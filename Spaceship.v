==> flow/design.v <==
module Spaceship(
input [9:0] px,
input [9:0] py,
input clk_60hz, 
input left, 
input right,
input reset,
input [3:0] bullets,
output reg pixel,
output [9:0]shipXOut);
reg [9:0] shipX = 10'd320;
reg [9:0] shipY = 10'd240;
assign shipXOut = shipX + 10'd16;
always @(posedge clk_60hz or posedge reset) begin
	if(reset)begin
		shipX <= 10'd320;
		shipY <= 10'd240;
	end else begin
		if(left && (shipX > 10'd30)) begin
			shipX <= shipX - 10'd3;
		end
		else if(right && (shipX < 10'd628)) begin
			shipX <= shipX + 10'd3;
		end
	end
end
always @(px) begin
	if( (py==shipY) && px>=(shipX+10) && px<=(shipX+22))
		pixel=1'b1;
	else if( (py == (shipY+1)) && px>=(shipX+6) && px<=(shipX+26) )
		pixel=1'b1;
	else if( (py == (shipY+2)) && px>=(shipX+4) && px<=(shipX+28))
		pixel=1'b1;
	else if( (py == (shipY+3)) && px>=(shipX+2) && px<=(shipX+30))
		pixel=1'b1;
	else if( (py == (shipY+4)) && px>=(shipX+2) && px<=(shipX+30))
		pixel=1'b1;
	else if( (py == (shipY+5)) && px>=(shipX+2) && px<=(shipX+30))
		pixel=1'b1;
	else if( (py == (shipY+6)) && px>=(shipX+2) && px<=(shipX+30))
		pixel=1'b1;
	else if( (py == (shipY+7)) && px>=(shipX+2) && px<=(shipX+30))
		pixel=1'b1;
	else if( (py == (shipY+8)) && px>=(shipX+2) && px<=(shipX+30))
		pixel=1'b1;
	else if( (py == (shipY+9)) && px>=(shipX+4) && px<=(shipX+28))
		pixel=1'b1;
	else if( (py == (shipY+10)) && px>=(shipX+6) && px<=(shipX+26))
		pixel=1'b1;
	else if( (py == (shipY+11)) && px>=(shipX+10) && px<=(shipX+22))
		pixel=1'b1;
	else
		pixel=1'b0;
	if( py>=(shipY+4) && py<=(shipY+8) && px>=(shipX+11) && px<=(shipX+12) )
		pixel = ~bullets[0];
	if( py>=(shipY+4) && py<=(shipY+8) && px>=(shipX+14) && px<=(shipX+15) )
		pixel = ~bullets[1];	
	if( py>=(shipY+4) && py<=(shipY+8) && px>=(shipX+17) && px<=(shipX+18) )
		pixel = ~bullets[2];
	if( py>=(shipY+4) && py<=(shipY+8) && px>=(shipX+20) && px<=(shipX+21) )
		pixel = ~bullets[3];
end
endmodule
### Step by step through the tools: Spaceship

Tool output for the design above, in the order of the flow.
Line numbers count from 1 in the design file above.
Operators carry their Yosys type and port widths (W data, S select, Z words).
A cell with n/a has no value.

| design | value |
|---|---|
| top | Spaceship |
| clock | clk_60hz |
| standard-cell library | sky130hd |
| library corner | tt_025C_1v80 |

### After elaboration

Yosys after proc, flatten, opt, wreduce and memory -nomap, before mapping. Memory bits, and registers merged into a memory's read port (data or address), are not among the register bits. Print and check cells are not counted. Equal cells are merged and count once.

| storage and ports | value |
|---|---|
| register bits | 10 |
| clocked read ports x word width | 0 |
| bits in latches | 0 |
| bits in read-only memories | 0 |
| input port bits | 28 |
| bits in writable memories | 0 |
| memory cells | 0 |
| output and inout port bits | 11 |
| elaborated cells | 110 |

| cells by class | value |
|---|---|
| reductions and logical operators | 36 |
| div/mod/pow operators | 0 |
| bitwise gates (word level) | 4 |
| mux-type cells | 18 |
| add/subtract/negate cells | 19 |
| $mul | 0 |
| shift-type cells | 0 |
| equality and inequality tests | 12 |
| magnitude comparators | 20 |

Operators with widths:

| cell | count |
|---|---|
| $eq A10 B8 Y1 const B | 12 |
| $ge A10 B11 Y1 | 8 |
| $le A10 B11 Y1 | 8 |
| $add A10 B5 Y11 const B | 8 |
| $add A10 B4 Y11 const B | 5 |
| $logic_and A1 B1 Y1 | 35 |
| $add A10 B3 Y11 const B | 2 |
| $mux W10 | 2 |
| $mux W1 | 16 |
| $add A10 B2 Y11 const B | 1 |
| $lt A10 B10 Y1 const B | 1 |
| $add A10 B2 Y10 const B | 1 |
| $sub A10 B2 Y10 const B | 1 |
| $add A10 B5 Y10 const B | 1 |
| $gt A10 B5 Y1 const B | 1 |
| $ge A10 B8 Y1 const B | 1 |
| $le A10 B8 Y1 const B | 1 |
| $not A1 Y1 | 4 |
| $reduce_bool A2 Y1 | 1 |

### Depth

Longest topological path by Yosys (ltp), each cell counted once; first at word level (registers and memories cut), then after technology mapping (sequential cells cut; the memories' decode and read muxes count).

| depth | value |
|---|---|
| depth after elaboration | 20 |
| ABC_AREA | 0 |
| depth in mapped cells | 17 |
| mapped depth without buffers | 16 |

### Netlist

Source: synth_stat.txt of the flow (Yosys; design flattened, memories mapped). It holds for the ABC_AREA given above (unset counts as 0); a run with the other value may have another netlist.

| mapped netlist | value |
|---|---|
| cell area after synthesis | 5,560.3 µm² |
| sequential area | 252.7 µm² |
| buffer cells | 31 |
| mapped flip-flops | 10 |
| cell count | 728 |

Cell types:

| type | count | area in all (µm²) |
|---|---|---|
| sky130_fd_sc_hd__ha_1 | 146 | 1.83E+03 |
| sky130_fd_sc_hd__xnor2_1 | 85 | 744.464 |
| sky130_fd_sc_hd__a21oi_1 | 60 | 300.288 |
| sky130_fd_sc_hd__xor2_1 | 26 | 227.718 |
| sky130_fd_sc_hd__nor2_1 | 58 | 217.709 |
| sky130_fd_sc_hd__dfrtp_1 | 8 | 200.192 |
| sky130_fd_sc_hd__o21ai_0 | 36 | 180.173 |
| sky130_fd_sc_hd__a21o_1 | 22 | 165.158 |
| sky130_fd_sc_hd__nand2_1 | 44 | 165.158 |
| sky130_fd_sc_hd__inv_1 | 42 | 157.651 |
| sky130_fd_sc_hd__nand3_1 | 23 | 115.11 |
| sky130_fd_sc_hd__a211oi_1 | 11 | 82.579 |
| sky130_fd_sc_hd__o21a_1 | 11 | 82.579 |
| sky130_fd_sc_hd__a31oi_1 | 11 | 68.816 |
| sky130_fd_sc_hd__clkbuf_1 | 18 | 67.565 |
| sky130_fd_sc_hd__nor3_1 | 13 | 65.062 |
| sky130_fd_sc_hd__a211o_1 | 7 | 61.309 |
| sky130_fd_sc_hd__nand4_1 | 9 | 56.304 |

Other cell types: 42; their cells: 98.

### Timing after synthesis

Source: OpenSTA report_checks on the synthesized netlist (no wires, ideal clock, input and output delay 20% of the period each), path of least setup slack; recovery checks are left aside. Register names are those of the netlist, which keeps one name where synthesis merged equal registers.

| timing after synthesis | value |
|---|---|
| path kind | in2out |
| start | in px[1] |
| end | out pixel |
| delay of the path | 2.177 ns |
| launch time at the first pin | 1.630 ns |
| required time | 6.520 ns |
| slack | 2.713 ns |
| period | 8.15 ns |
| arrival | 3.807 ns |
| external input delay | 1.630 ns |
| output delay | 1.630 ns |
| driving pins on the path | 9 |
| path buffers | 0 |
| synthesis period reached | 5.437 ns |

"delay of the path" is the arrival time less input delay plus setup time.
At an output port there is no setup time.
"driving pins on the path" counts driving pins, that of a launching flip-flop among them; a cell with two outputs on the path counts twice.
"synthesis period reached" = period - worst setup slack (recovery checks aside). The figure is calculated, with input and output delays left at 20% of the set period.
The rows between start and end are the longest chain of elaborated cells between them; the timing report does not say that the signal goes this way. Where chains are equally long, one stands for them.
Each line given opens the expression or statement behind the cell; cells for indexed reads and writes are added by Yosys, which also makes memories of some case tables.

| between the ends, after synthesis | value |
|---|---|
| cells stage by stage | sky130_fd_sc_hd__ha_1 sky130_fd_sc_hd__and3b_1 sky130_fd_sc_hd__a211oi_1 sky130_fd_sc_hd__o21ai_1 sky130_fd_sc_hd__a221o_1 sky130_fd_sc_hd__a2111o_1 sky130_fd_sc_hd__mux2_4 sky130_fd_sc_hd__o211a_1 sky130_fd_sc_hd__o31a_1 |
| cells in the longest elaborated chain | 19 |
| elaborated cells between the ends (all ways) | 64 |
| those cells by class | compare (16); mux (16); reduce/logical (32) |

Ends and longest elaborated chain, after synthesis:

| element | line | source |
|---|---|---|
| from (decl) | 2 | `input [9:0] px,` |
| $ge A10 B11 Y1 | 50 | `else if( (py == (shipY+11)) && px>=(shipX+10) && px<=(shipX+22))` |
| $logic_and A1 B1 Y1 x2 | 50 |  |
| $mux W1 | 50 |  |
| $mux W1 | 48 | `else if( (py == (shipY+10)) && px>=(shipX+6) && px<=(shipX+26))` |
| $mux W1 | 46 | `else if( (py == (shipY+9)) && px>=(shipX+4) && px<=(shipX+28))` |
| $mux W1 | 44 | `else if( (py == (shipY+8)) && px>=(shipX+2) && px<=(shipX+30))` |
| $mux W1 | 42 | `else if( (py == (shipY+7)) && px>=(shipX+2) && px<=(shipX+30))` |
| (+4 left out) | n/a |  |
| $mux W1 | 32 | `else if( (py == (shipY+2)) && px>=(shipX+4) && px<=(shipX+28))` |
| $mux W1 | 30 | `else if( (py == (shipY+1)) && px>=(shipX+6) && px<=(shipX+26) )` |
| $mux W1 | 28 | `if( (py==shipY) && px>=(shipX+10) && px<=(shipX+22))` |
| $mux W1 | 54 | `if( py>=(shipY+4) && py<=(shipY+8) && px>=(shipX+11) && px<=(shipX+12) )` |
| $mux W1 | 56 | `if( py>=(shipY+4) && py<=(shipY+8) && px>=(shipX+14) && px<=(shipX+15) )` |
| $mux W1 | 58 | `if( py>=(shipY+4) && py<=(shipY+8) && px>=(shipX+17) && px<=(shipX+18) )` |
| $mux W1 | 60 | `if( py>=(shipY+4) && py<=(shipY+8) && px>=(shipX+20) && px<=(shipX+21) )` |
| to (decl) | 9 | `output reg pixel,` |

### Path in the finished layout

Path of least setup slack in the final report of job 1 (OpenROAD, finished layout, wires in). Where an end is a register, its clock arrival counts in the times.

| timing after layout | value |
|---|---|
| path kind | in2out |
| start | in px[7] |
| end | out pixel |
| arrival | 5.56 ns |
| output delay | 1.72 ns |
| driving pins on the path | 11 |
| path buffers | 2 |
| external input delay | 1.72 ns |
| period | 8.59 ns |
| slack | 1.31 ns |
| launch time at the first pin | 1.72 ns |
| required time | 6.87 ns |

The rows between start and end are the longest chain of elaborated cells between them; the timing report does not say that the signal goes this way. Where chains are equally long, one stands for them.

| between the ends, after layout | value |
|---|---|
| cells stage by stage | sky130_fd_sc_hd__clkdlybuf4s50_1 sky130_fd_sc_hd__ha_1 sky130_fd_sc_hd__a21o_1 sky130_fd_sc_hd__a211oi_1 sky130_fd_sc_hd__o21ai_0 sky130_fd_sc_hd__o21ai_0 sky130_fd_sc_hd__nand4_1 sky130_fd_sc_hd__mux2_4 sky130_fd_sc_hd__o211a_1 sky130_fd_sc_hd__o31a_1 sky130_fd_sc_hd__clkdlybuf4s50_1 |
| cells in the longest elaborated chain | 19 |
| elaborated cells between the ends (all ways) | 64 |
| those cells by class | compare (16); mux (16); reduce/logical (32) |

Ends and longest elaborated chain, after layout:

| element | line | source |
|---|---|---|
| from (decl) | 2 | `input [9:0] px,` |
| $ge A10 B11 Y1 | 50 | `else if( (py == (shipY+11)) && px>=(shipX+10) && px<=(shipX+22))` |
| $logic_and A1 B1 Y1 x2 | 50 |  |
| $mux W1 | 50 |  |
| $mux W1 | 48 | `else if( (py == (shipY+10)) && px>=(shipX+6) && px<=(shipX+26))` |
| $mux W1 | 46 | `else if( (py == (shipY+9)) && px>=(shipX+4) && px<=(shipX+28))` |
| $mux W1 | 44 | `else if( (py == (shipY+8)) && px>=(shipX+2) && px<=(shipX+30))` |
| $mux W1 | 42 | `else if( (py == (shipY+7)) && px>=(shipX+2) && px<=(shipX+30))` |
| (+4 left out) | n/a |  |
| $mux W1 | 32 | `else if( (py == (shipY+2)) && px>=(shipX+4) && px<=(shipX+28))` |
| $mux W1 | 30 | `else if( (py == (shipY+1)) && px>=(shipX+6) && px<=(shipX+26) )` |
| $mux W1 | 28 | `if( (py==shipY) && px>=(shipX+10) && px<=(shipX+22))` |
| $mux W1 | 54 | `if( py>=(shipY+4) && py<=(shipY+8) && px>=(shipX+11) && px<=(shipX+12) )` |
| $mux W1 | 56 | `if( py>=(shipY+4) && py<=(shipY+8) && px>=(shipX+14) && px<=(shipX+15) )` |
| $mux W1 | 58 | `if( py>=(shipY+4) && py<=(shipY+8) && px>=(shipX+17) && px<=(shipX+18) )` |
| $mux W1 | 60 | `if( py>=(shipY+4) && py<=(shipY+8) && px>=(shipX+20) && px<=(shipX+21) )` |
| to (decl) | 9 | `output reg pixel,` |

==> results <==
Record of 2 stored runs of the RTL-to-layout flow on Spaceship, platform sky130hd. The runs are unordered. Constraints: input delay and output delay 20% of the set period each, output load 0.01 pF.

#### Job 1

| setting | value |
|---|---|
| period_ns | `8.59` |
| CAP_MARGIN | `20` |
| CORE_MARGIN | `2` |
| CORE_UTILIZATION | `40` |
| SLEW_MARGIN | `20` |

| result | value |
|---|---|
| setup slack of the critical path | 1.309 ns |
| worst hold slack after layout | 0.751 ns |
| utilization in the final report | 45.3 % |
| area of the synthesized netlist | 5,560.3 µm² |
| area of the die | 14,859.6 µm² |

#### Job 2

| setting | value |
|---|---|
| period_ns | `7.46` |
| CORE_UTILIZATION | `50` |
| SETUP_SLACK_MARGIN | `-0.73` |
| CORE_ASPECT_RATIO | `0.71` |
| CELL_PAD_IN_SITES_GLOBAL_PLACEMENT | `3` |
| TNS_END_PERCENT | `100` |
| ABC_AREA | `1` |
| GPL_ROUTABILITY_DRIVEN | `0` |
| MIN_ROUTING_LAYER | `met1` |
| MAX_ROUTING_LAYER | `met4` |
| CAP_MARGIN | `20` |
| CORE_MARGIN | `2` |
| SLEW_MARGIN | `20` |

No final report: placement broke off with GPL-0301.
