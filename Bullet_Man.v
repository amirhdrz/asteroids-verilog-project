==> flow/design.v <==
module Bullet(
input [9:0] px,
input [9:0] py,
input clk_60hz,
input start_bullet,
input direction,  
input reset,
input [9:0]shipX,
output reg pixel,
output reg inUse
); 
reg [9:0] bulletX;
reg [9:0] bulletY;
reg bullet_direction;
always @(posedge clk_60hz or posedge reset) begin
	if (reset) begin
		inUse <= 1'b0;
	end else begin
		if (~inUse && start_bullet) begin
			inUse = 1'b1;
			bullet_direction <= direction;
			bulletX <= shipX;
			bulletY <= 10'd240;
		end else if (inUse) begin
			if(bullet_direction == 1'b1)
				bulletY <= bulletY - 10'd6;
			else if (bullet_direction == 1'b0)
				bulletY <= bulletY + 10'd6;
		end
	end	
end
always @ (px) begin
	pixel = 1'b0;
	if (inUse) begin
		if((px-2)<bulletX && (px+2)>bulletX && (py-6)<bulletY && (py+6)>bulletY ) begin
				pixel = 1'b1;
		end
	end
end
endmodule
module Bullet_Man(
input [9:0] px,
input [9:0] py,
input clk_60hz,
input [9:0]shipX,
input shootUp,
input shootDown,
input [3:0]reset,
output [3:0] inUse,
output [3:0]pixel
);
wire direction;
assign direction = shootUp;
Bullet B0(
	.px(px),
	.py(py),
	.clk_60hz(clk_60hz),
	.direction(direction),
	.start_bullet(fire[0]),
	.reset(reset[0]),
	.shipX(shipX),
	.pixel(pixel[0]),
	.inUse(inUse[0])
);
Bullet B1(
	.px(px),
	.py(py),
	.clk_60hz(clk_60hz),
	.direction(direction),
	.start_bullet(fire[1]),
	.reset(reset[1]),
	.shipX(shipX),
	.pixel(pixel[1]),
	.inUse(inUse[1])
);
Bullet B2(
	.px(px),
	.py(py),
	.clk_60hz(clk_60hz),
	.direction(direction),
	.start_bullet(fire[2]),
	.reset(reset[2]),
	.shipX(shipX),
	.pixel(pixel[2]),
	.inUse(inUse[2])
);
Bullet B3(
	.px(px),
	.py(py),
	.clk_60hz(clk_60hz),
	.direction(direction),
	.start_bullet(fire[3]),
	.reset(reset[3]),
	.shipX(shipX),
	.pixel(pixel[3]),
	.inUse(inUse[3])
);
wire shoot = (shootUp || shootDown);
reg [3:0] fire;
reg prvCycleShoot = 1'b0;
always @ (posedge clk_60hz) begin
	fire = 4'b0000;
	if (~prvCycleShoot) begin
		if (shoot) begin
			prvCycleShoot = 1'b1;
			if (~inUse[0])
				fire[0] = 1'b1;
			else if (~inUse[1])
				fire[1] = 1'b1;
			else if (~inUse[2])
				fire[2] = 1'b1;
			else if (~inUse[3])
				fire[3] = 1'b1;
		end
	end else if (~shoot)
		prvCycleShoot <= 1'b0;
end
endmodule
== Reports on Bullet_Man ==
What the tools print for Bullet_Man, step after step.
Line numbers count from 1 in the design file above.
Cell names lack the library's common part.
A cell with - has no value.
Design
  top: Bullet_Man
  clock port: clk_60hz
  cell library: sky130hd
  timing corner: tt_025C_1v80

== Word level ==
Source: Yosys, flattened and elaborated, memories not mapped. Widths are those after wreduce. Registers that Yosys merges into a memory's read port (data or address) are not register bits. Print and check cells do not count. Equal cells are merged and count once.
Operators by class
  $add $sub $neg: 12
  order comparisons: 16
  reduce/logical cells: 33
  bitwise operators: 9
  mux-type cells: 21
Operator list (count)
  32-bit by 10-bit > comparator with 1-bit output: 8
  32-bit by 10-bit less-than comparator with 1-bit output: 8
  10-bit two-way mux: 8
  10-bit by 3-bit adder with 10-bit output (second input constant): 4
  10-bit by 3-bit subtractor with 10-bit output (second input constant): 4
  1-bit logical AND: 16
  2-bit AND reduction: 8
  1-bit two-way mux: 13
  10-bit by 2-bit adder with 11-bit output (second input constant): 1
  10-bit by 2-bit subtractor with 11-bit output (second input constant): 1
  10-bit by 3-bit adder with 11-bit output (second input constant): 1
  10-bit by 3-bit subtractor with 11-bit output (second input constant): 1
  1-bit NOT: 9
  2-bit nonzero test: 4
  5-bit OR reduction: 1
  4-bit OR reduction: 1
  3-bit OR reduction: 1
  2-bit OR reduction: 1
  1-bit logical OR: 1
Word-level totals
  cells after elaboration: 112
  input bits: 37
  flip-flop bits (word level): 93

== Logic depth ==
Depth = most cells in a row (Yosys ltp): at word level without a register or memory, in the mapped netlist without a sequential cell, where the memories' decode and read muxes count.
Logic depth
  depth in word-level cells: 7
  ABC_AREA: 0
  mapped depth: 13
  mapped depth without buffers: 12

== After synthesis ==
Source: synth_stat.txt of the flow (Yosys; design flattened, memories mapped). It holds for the ABC_AREA given above (unset counts as 0); a run with the other value may have another netlist.
Synthesis totals
  sequential area: 2602.5 um^2
  standard cells after synthesis: 809
  flip-flops: 89
  cell area after synthesis: 7911.3 um^2
Cells by type
  edfxtp_1: count 80, total area 2.4E+03 um^2
  ha_1: count 172, total area 2.15E+03 um^2
  inv_1: count 88, total area 330.317 um^2
  xnor2_1: count 30, total area 262.752 um^2
  xor2_1: count 29, total area 253.994 um^2
  nor2_1: count 66, total area 247.738 um^2
  nand2_1: count 56, total area 210.202 um^2
  a21oi_1: count 40, total area 200.192 um^2
  o21ai_0: count 28, total area 140.134 um^2
  a21o_1: count 16, total area 120.115 um^2
  o211ai_1: count 15, total area 112.608 um^2
  dfrtp_1: count 4, total area 100.096 um^2
  dfxtp_1: count 5, total area 100.096 um^2
  nand4_1: count 16, total area 100.096 um^2
  nor2b_1: count 13, total area 81.328 um^2
  fa_1: count 4, total area 80.077 um^2
  buf_4: count 10, total area 75.072 um^2
  nand3_1: count 14, total area 70.067 um^2
Not listed: further types 35, cells in them 123.
By module: a second synthesis without flattening, with its own total; a netlist apart from the flattened one above.
Second synthesis, totals
  cells (unflattened synthesis): 1116
  area (unflattened synthesis): 10030.9 um^2
Rows give one instance, submodules left out.
By module
  Bullet: times used 4, cells 276, seq. area 625.6 um^2, area 2464.9 um^2
  Bullet_Man: times used 1, cells 12, seq. area 100.1 um^2, area 171.4 um^2

== Worst setup path after synthesis ==
OpenSTA on the mapped netlist: ideal clock, no wires. The path of least setup slack (recovery checks aside). Input and output delay are each 20% of the period. Register names are those of the netlist, which keeps one name where synthesis merged equal registers.
Timing path post-synthesis
  kind: in2out
  start: in px[4]
  end: out pixel[0]
  time at the first pin: 1030 ps
  arrival: 3542 ps
  setup slack: 578 ps
  external input delay: 1030 ps
  stages: 11
  clock period: 5150 ps
  path delay: 2512 ps
  synthesis period reached: 4572 ps
"path delay" is the arrival time less input delay plus setup time.
At an output port there is no setup time.
"stages" counts driving pins, that of a launching flip-flop among them; a cell with two outputs on the path counts twice.
"synthesis period reached" = period - worst setup slack (recovery checks aside). The figure is calculated, with input and output delays left at 20% of the set period.
The rows between start and end are the longest chain of elaborated cells between them; the timing report does not say that the signal goes this way. Where chains are equally long, one stands for them.
Each line given opens the expression or statement behind the cell; cells for indexed reads and writes are added by Yosys, which also makes memories of some case tables.
On the way, post-synthesis
  path through: buf_2 > or4_1 > nor3_1 > nand2_1 > xnor2_1 > ha_1 > nand2_1 > or4b_2 > o21ai_0 > nor4_1 > buf_4
  cells in the longest elaborated chain: 7
  elaborated cells on any way between the ends: 9
  RTL lines with such cells: 2
  those cells by class: add/sub: 2; compare: 2; mux: 2; reduce/logical: 3
Ends and longest elaborated chain, post-synthesis
  from (decl): line 42  | input [9:0] px,
  10-bit by 2-bit subtractor with 11-bit output: line 35  | if((px-2)<bulletX && (px+2)>bulletX && (py-6)<bulletY && (py+6)>bulletY ) begin
  32-bit by 10-bit less-than comparator with 1-bit output: line 35
  1-bit logical AND (3 in a row): line 35
  1-bit two-way mux: line 35
  1-bit two-way mux: line 34  | if (inUse) begin
  to (decl): line 50  | output [3:0]pixel

== Worst path after layout ==
From the final timing report of run 1: the path of least setup slack in the routed layout; clock arrival at registers is part of the times.
The path's times are printed in steps of 10 ps; the period is the one set.
Timing path post-layout
  kind: in2out
  start: in px[4]
  end: out pixel[3]
  stages: 12
  time at the first pin: 790 ps
  setup slack: -400 ps
  arrival: 3560 ps
  external input delay: 790 ps
  clock period: 3940 ps
The rows between start and end are the longest chain of elaborated cells between them; the timing report does not say that the signal goes this way. Where chains are equally long, one stands for them.
On the way, post-layout
  path through: buf_6 > or4_4 > nor4_4 > xor2_2 > buf_4 > buf_6 > ha_4 > a22oi_2 > nand4_1 > or4_4 > nor4_4 > buf_2
  cells in the longest elaborated chain: 7
  elaborated cells on any way between the ends: 9
  RTL lines with such cells: 2
  those cells by class: add/sub: 2; compare: 2; mux: 2; reduce/logical: 3
Ends and longest elaborated chain, post-layout
  from (decl): line 42  | input [9:0] px,
  10-bit by 2-bit subtractor with 11-bit output: line 35  | if((px-2)<bulletX && (px+2)>bulletX && (py-6)<bulletY && (py+6)>bulletY ) begin
  32-bit by 10-bit less-than comparator with 1-bit output: line 35
  1-bit logical AND (3 in a row): line 35
  1-bit two-way mux: line 35
  1-bit two-way mux: line 34  | if (inUse) begin
  to (decl): line 50  | output [3:0]pixel

Below are 2 stored runs of the flow (Yosys, OpenROAD; platform sky130hd) on Bullet_Man, each with its settings and what was measured, unordered. Constraints: input delay and output delay 20% of the set period each, output load 0.01 pF.
By "achieved clock period" is meant the clock period of the run minus its worst setup slack. This is arithmetic on one report: input and output delays are still those of the set period (20% each).
"worst setup path time" means the part of the period allowed to the worst setup path (the constraints hold back 20% at inputs and 20% at outputs) less its slack; where the path has registers, the arrival times of their clocks count too.
"power" is the tool's figure for a default switching activity; nothing was simulated.
"worst setup path time" is known to 10 ps.

Run 1
==> flow/run.sh <==
#!/bin/bash
# the make line also repeats the synthesis and layout settings of config.mk as NAME=value (left out here)
make -C /OpenROAD-flow-scripts/flow DESIGN_CONFIG=/design/flow/config.mk WORK_HOME=/design/flow/orfs CLKGATE_MAP_FILE= finish
==> flow/config.mk <==
export PLATFORM = sky130hd
export DESIGN_NAME = Bullet_Man
export DESIGN_NICKNAME = Bullet_Man
export VERILOG_FILES = /design/flow/design.v
export SDC_FILE = /design/flow/constraint.sdc
export NUM_CORES = 4
export LEC_CHECK = 0
export CAP_MARGIN = 20
export CORE_MARGIN = 2
export CORE_UTILIZATION = 40
export SLEW_MARGIN = 20
==> flow/constraint.sdc <==
create_clock -name core_clock -period 3.94 [get_ports {clk_60hz}]
set_input_delay 0.7880 -clock core_clock [delete_from_list [all_inputs] [get_ports {clk_60hz}]]
set_output_delay 0.7880 -clock core_clock [all_outputs]
set_load 0.01 [all_outputs]

==> results of run 1 <==
chip area after synthesis (Yosys): 7911.3 um^2
die area: 20919.3 um^2
standard-cell area of the final layout: 10254.8 um^2
utilization: 52.7%
worst setup slack after layout: -404 ps
total negative slack: -1298 ps
worst hold slack: 425 ps
power: 0.004459 W
achieved clock period: 4344 ps
worst setup path time: 2770 ps
worst setup path kind: in2out

Run 2
==> flow/run.sh <==
#!/bin/bash
# the make line also repeats the synthesis and layout settings of config.mk as NAME=value (left out here)
make -C /OpenROAD-flow-scripts/flow DESIGN_CONFIG=/design/flow/config.mk WORK_HOME=/design/flow/orfs CLKGATE_MAP_FILE= finish
==> flow/config.mk <==
export PLATFORM = sky130hd
export DESIGN_NAME = Bullet_Man
export DESIGN_NICKNAME = Bullet_Man
export VERILOG_FILES = /design/flow/design.v
export SDC_FILE = /design/flow/constraint.sdc
export NUM_CORES = 4
export LEC_CHECK = 0
export CAP_MARGIN = 0
export CORE_MARGIN = 2
export CORE_UTILIZATION = 36
export GPL_ROUTABILITY_DRIVEN = 1
export HOLD_SLACK_MARGIN = 0.08
export PLACE_DENSITY_LB_ADDON = 0.01
export SETUP_SLACK_MARGIN = 0.11
export SLEW_MARGIN = 40
==> flow/constraint.sdc <==
create_clock -name core_clock -period 3.88 [get_ports {clk_60hz}]
set_input_delay 0.7760 -clock core_clock [delete_from_list [all_inputs] [get_ports {clk_60hz}]]
set_output_delay 0.7760 -clock core_clock [all_outputs]
set_load 0.01 [all_outputs]

==> results of run 2 <==
chip area after synthesis (Yosys): 7911.3 um^2
die area: 23177.0 um^2
standard-cell area of the final layout: 10433.8 um^2
utilization: 48.1%
worst setup slack after layout: -493 ps
total negative slack: -1780 ps
worst hold slack: 419 ps
power: 0.004613 W
achieved clock period: 4373 ps
worst setup path time: 2820 ps
worst setup path kind: in2out
